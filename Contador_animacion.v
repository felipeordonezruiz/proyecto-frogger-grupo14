==> flow/design.v <==
module Contador_animacion #(parameter upSPEEDCOUNTER_DATAWIDTH=24)(
	SC_upSPEEDCOUNTER_data_OutBUS,
	SC_upSPEEDCOUNTER_CLOCK_50,
	SC_upSPEEDCOUNTER_Contar_InLow,
	SC_upSPEEDCOUNTER_upcount_InLow,
);
output		[upSPEEDCOUNTER_DATAWIDTH-1:0]	SC_upSPEEDCOUNTER_data_OutBUS;
input		SC_upSPEEDCOUNTER_CLOCK_50;
input		SC_upSPEEDCOUNTER_Contar_InLow;
input		SC_upSPEEDCOUNTER_upcount_InLow;
reg [upSPEEDCOUNTER_DATAWIDTH-1:0] upSPEEDCOUNTER_Register;
reg [upSPEEDCOUNTER_DATAWIDTH-1:0] upSPEEDCOUNTER_Signal;
always @(*)
begin  
	if (SC_upSPEEDCOUNTER_upcount_InLow == 1'b0)
		upSPEEDCOUNTER_Signal = upSPEEDCOUNTER_Register + 1'b1;
	else
		upSPEEDCOUNTER_Signal = upSPEEDCOUNTER_Register;
	end	
always @(posedge SC_upSPEEDCOUNTER_CLOCK_50, posedge SC_upSPEEDCOUNTER_Contar_InLow)
begin
	if (SC_upSPEEDCOUNTER_Contar_InLow  == 1'b1)
		upSPEEDCOUNTER_Register <= 0;
	else
		upSPEEDCOUNTER_Register <= upSPEEDCOUNTER_Signal;
end
assign SC_upSPEEDCOUNTER_data_OutBUS = upSPEEDCOUNTER_Register;
endmodule
# [Tool chain data of Contador_animacion]
# The steps from the RTL of Contador_animacion to its reports follow in flow order.
# Lines are those of the file above, counted from 1.
# Operators: Yosys type, input widths -> output width; for muxes data width and select width s.
# Library cell names are shortened.
# The mark -- stands for no value.
[setup] top_module="Contador_animacion" clock="SC_upSPEEDCOUNTER_CLOCK_50" lib="sky130hd" pvt_corner="tt_025C_1v80"

# [Word-level counts]
# Source: Yosys, flattened and elaborated, memories not mapped. Widths are those after wreduce; folded enables and synchronous resets count as part of the registers. Registers that Yosys merges into a memory's read port (data or address) are not register bits. Print and check cells do not count. Equal cells are merged and count once.
[bits] regBits=24 inputBits=3 wordCells=2
[op_classes] addsub=1
[ops] operator="$add 24x1->24 const B" n=1

# [Longest topological paths]
# Longest topological path by Yosys (ltp), each cell counted once; first at word level (registers and memories cut), then after technology mapping (sequential cells cut; the memories' decode and read muxes count).
[depth] word_depth=1 ABC_AREA=0 ltp_mapped=5 mapped_depth_nobuf=4

# [After synthesis]
# Yosys stat after the flow's synthesis: flattened, memories mapped to cells. It holds for the ABC_AREA given above (unset counts as 0); a run with the other value may have another netlist.
[types] cell_type="dfrtp_1" n=24 type_area_um2=600.576
[types] cell_type="xnor2_1" n=13 type_area_um2=113.859
[types] cell_type="xor2_1" n=10 type_area_um2=87.584
[types] cell_type="nand4_4" n=2 type_area_um2=42.541
[types] cell_type="nand3_1" n=5 type_area_um2=25.024
[types] cell_type="nand4_1" n=4 type_area_um2=25.024
[types] cell_type="nor3b_2" n=2 type_area_um2=25.024
[types] cell_type="nand2_1" n=6 type_area_um2=22.522
[types] cell_type="nor2_1" n=6 type_area_um2=22.522
[types] cell_type="nor4_4" n=1 type_area_um2=21.27
[types] cell_type="and4_1" n=2 type_area_um2=17.517
[types] cell_type="nand3b_1" n=2 type_area_um2=15.014
[types] cell_type="and3_1" n=2 type_area_um2=12.512
[types] cell_type="ha_1" n=1 type_area_um2=12.512
[types] cell_type="nand4_2" n=1 type_area_um2=12.512
[types] cell_type="nor4_2" n=1 type_area_um2=12.512
[types] cell_type="and4_4" n=1 type_area_um2=11.261
[types] cell_type="buf_6" n=1 type_area_um2=11.261
# Not listed: further types 7, cells in them 10.
[mapped] cells=94 synth_area_um2=1153.6 seq_area_um2=600.6 ff_cells=24

# [Path before layout]
# Path of least setup slack by OpenSTA after synthesis, without wires, with an ideal clock, recovery checks aside; 20% of the period is set as input and as output delay. Where synthesis merged equal registers, the netlist keeps one of their names.
[synth_timing] path_type="input-to-reg" startpoint="in SC_upSPEEDCOUNTER_upcount_InLow" endpoint="reg upSPEEDCOUNTER_Register[23]" clock_period_ps=2290 input_delay_ps=458 setup_time_ps=79 arrival_time_ps=1358 required_time_ps=2211 setup_slack_ps=853 delay_ps=979 driving_pins=5 synth_period_reached_ps=1437
# "delay_ps" = arrival - input delay + setup time.
# "driving_pins" counts driving pins, that of a launching flip-flop among them; a cell with two outputs on the path counts twice.
# "synth_period_reached_ps" is the clock period less the worst setup slack; recovery checks do not enter. This is arithmetic on one report: input and output delays are still those of the set period (20% each).
[synth_via] path_cell_list="and3b_1 > buf_6 > nand4_4 > nor4_4 > xor2_1"
[synth_lines] item="start: declaration" line=10 text="input SC_upSPEEDCOUNTER_upcount_InLow;"
[synth_lines] item="end: assignment" line=23 text="upSPEEDCOUNTER_Register <= 0;"
[synth_lines] item="end: assignment" line=25 text="upSPEEDCOUNTER_Register <= upSPEEDCOUNTER_Signal;"
[synth_lines] item="end: declaration" line=11 text="reg [upSPEEDCOUNTER_DATAWIDTH-1:0] upSPEEDCOUNTER_Register;"
# No chain of elaborated cells between the ends is given.

# [Timing after layout]
# From the final timing report of entry B: the path of least setup slack in the routed layout; clock arrival at registers is part of the times.
# The report prints the path's times to 10 ps; the period is as set.
[layout_timing] path_type="reg-to-output" startpoint="reg upSPEEDCOUNTER_Register[8]" endpoint="out SC_upSPEEDCOUNTER_data_OutBUS[8]" clock_period_ps=2100 output_delay_ps=420 arrival_time_ps=1300 required_time_ps=1680 setup_slack_ps=380 driving_pins=2
[layout_via] path_cell_list="dfrtp_2 > clkdlybuf4s50_1" elab_chain_cells=0 cone_cells=0 cone_lines=0
[layout_lines] item="start: declaration" line=11 text="reg [upSPEEDCOUNTER_DATAWIDTH-1:0] upSPEEDCOUNTER_Register;"
[layout_lines] item="start: assignment" line=23 text="upSPEEDCOUNTER_Register <= 0;"
[layout_lines] item="start: assignment" line=25 text="upSPEEDCOUNTER_Register <= upSPEEDCOUNTER_Signal;"
[layout_lines] item="end: declaration" line=7 text="output [upSPEEDCOUNTER_DATAWIDTH-1:0] SC_upSPEEDCOUNTER_data_OutBUS;"

Ticket comment

Module Contador_animacion, platform sky130hd: 2 stored runs of the flow (Yosys, OpenROAD) with differing settings, in no particular order. Input and output delays are each 20% of the period that was set; the output load is 0.01 pF.
"worst_path_allowed_less_slack_ps" = time allowed to the worst setup path (clock period - input delay - output delay, where it has them) - its slack; a late launch clock adds to it, a late capture clock takes from it.
"worst_path_allowed_less_slack_ps" is given in steps of 10 ps.

[flow] entry A: files
==> flow/run.sh <==
#!/bin/bash
# the make line also repeats the synthesis and layout settings of config.mk as NAME=value (left out here)
make -C /OpenROAD-flow-scripts/flow DESIGN_CONFIG=/design/flow/config.mk WORK_HOME=/design/flow/orfs CLKGATE_MAP_FILE= finish
==> flow/config.mk <==
export PLATFORM = sky130hd
export DESIGN_NAME = Contador_animacion
export DESIGN_NICKNAME = Contador_animacion
export VERILOG_FILES = /design/flow/design.v
export SDC_FILE = /design/flow/constraint.sdc
export NUM_CORES = 4
export LEC_CHECK = 0
export ABC_AREA = 0
export CAP_MARGIN = 10
export CELL_PAD_IN_SITES_DETAIL_PLACEMENT = 1
export CELL_PAD_IN_SITES_GLOBAL_PLACEMENT = 3
export CORE_MARGIN = 7
export CORE_UTILIZATION = 56
export GPL_ROUTABILITY_DRIVEN = 1
export HOLD_SLACK_MARGIN = 0.11
export MIN_ROUTING_LAYER = met2
export PLACE_DENSITY_LB_ADDON = 0.24
export SETUP_SLACK_MARGIN = -0.01
export SLEW_MARGIN = 20
==> flow/constraint.sdc <==
create_clock -name core_clock -period 2.47 [get_ports {SC_upSPEEDCOUNTER_CLOCK_50}]
set_input_delay 0.4940 -clock core_clock [delete_from_list [all_inputs] [get_ports {SC_upSPEEDCOUNTER_CLOCK_50}]]
set_output_delay 0.4940 -clock core_clock [all_outputs]
set_load 0.01 [all_outputs]

[flow] entry A: unfinished; error FLW-0024 in placement

[flow] entry B: files
==> flow/run.sh <==
#!/bin/bash
# the make line also repeats the synthesis and layout settings of config.mk as NAME=value (left out here)
make -C /OpenROAD-flow-scripts/flow DESIGN_CONFIG=/design/flow/config.mk WORK_HOME=/design/flow/orfs CLKGATE_MAP_FILE= finish
==> flow/config.mk <==
export PLATFORM = sky130hd
export DESIGN_NAME = Contador_animacion
export DESIGN_NICKNAME = Contador_animacion
export VERILOG_FILES = /design/flow/design.v
export SDC_FILE = /design/flow/constraint.sdc
export NUM_CORES = 4
export LEC_CHECK = 0
export ABC_AREA = 0
export CAP_MARGIN = 20
export CELL_PAD_IN_SITES_DETAIL_PLACEMENT = 2
export CELL_PAD_IN_SITES_GLOBAL_PLACEMENT = 2
export CORE_MARGIN = 2
export CORE_UTILIZATION = 20
export GPL_ROUTABILITY_DRIVEN = 0
export MIN_ROUTING_LAYER = met1
export SETUP_SLACK_MARGIN = 0.35
export SLEW_MARGIN = 20
export TNS_END_PERCENT = 55
==> flow/constraint.sdc <==
create_clock -name core_clock -period 2.1 [get_ports {SC_upSPEEDCOUNTER_CLOCK_50}]
set_input_delay 0.4200 -clock core_clock [delete_from_list [all_inputs] [get_ports {SC_upSPEEDCOUNTER_CLOCK_50}]]
set_output_delay 0.4200 -clock core_clock [all_outputs]
set_load 0.01 [all_outputs]

[flow] entry B: metrics
[metrics] synth_area_um2 = 1153.6
[metrics] die_area_um2 = 6391.2
[metrics] cell_area_final_um2 = 1586.5
[metrics] fin_ws_ps = 384
[metrics] total_negative_slack_ps = 0
[metrics] ws_hold_ps = 502
[metrics] worst_path_allowed_less_slack_ps = 1300
[metrics] critical_path_kind = reg-to-output
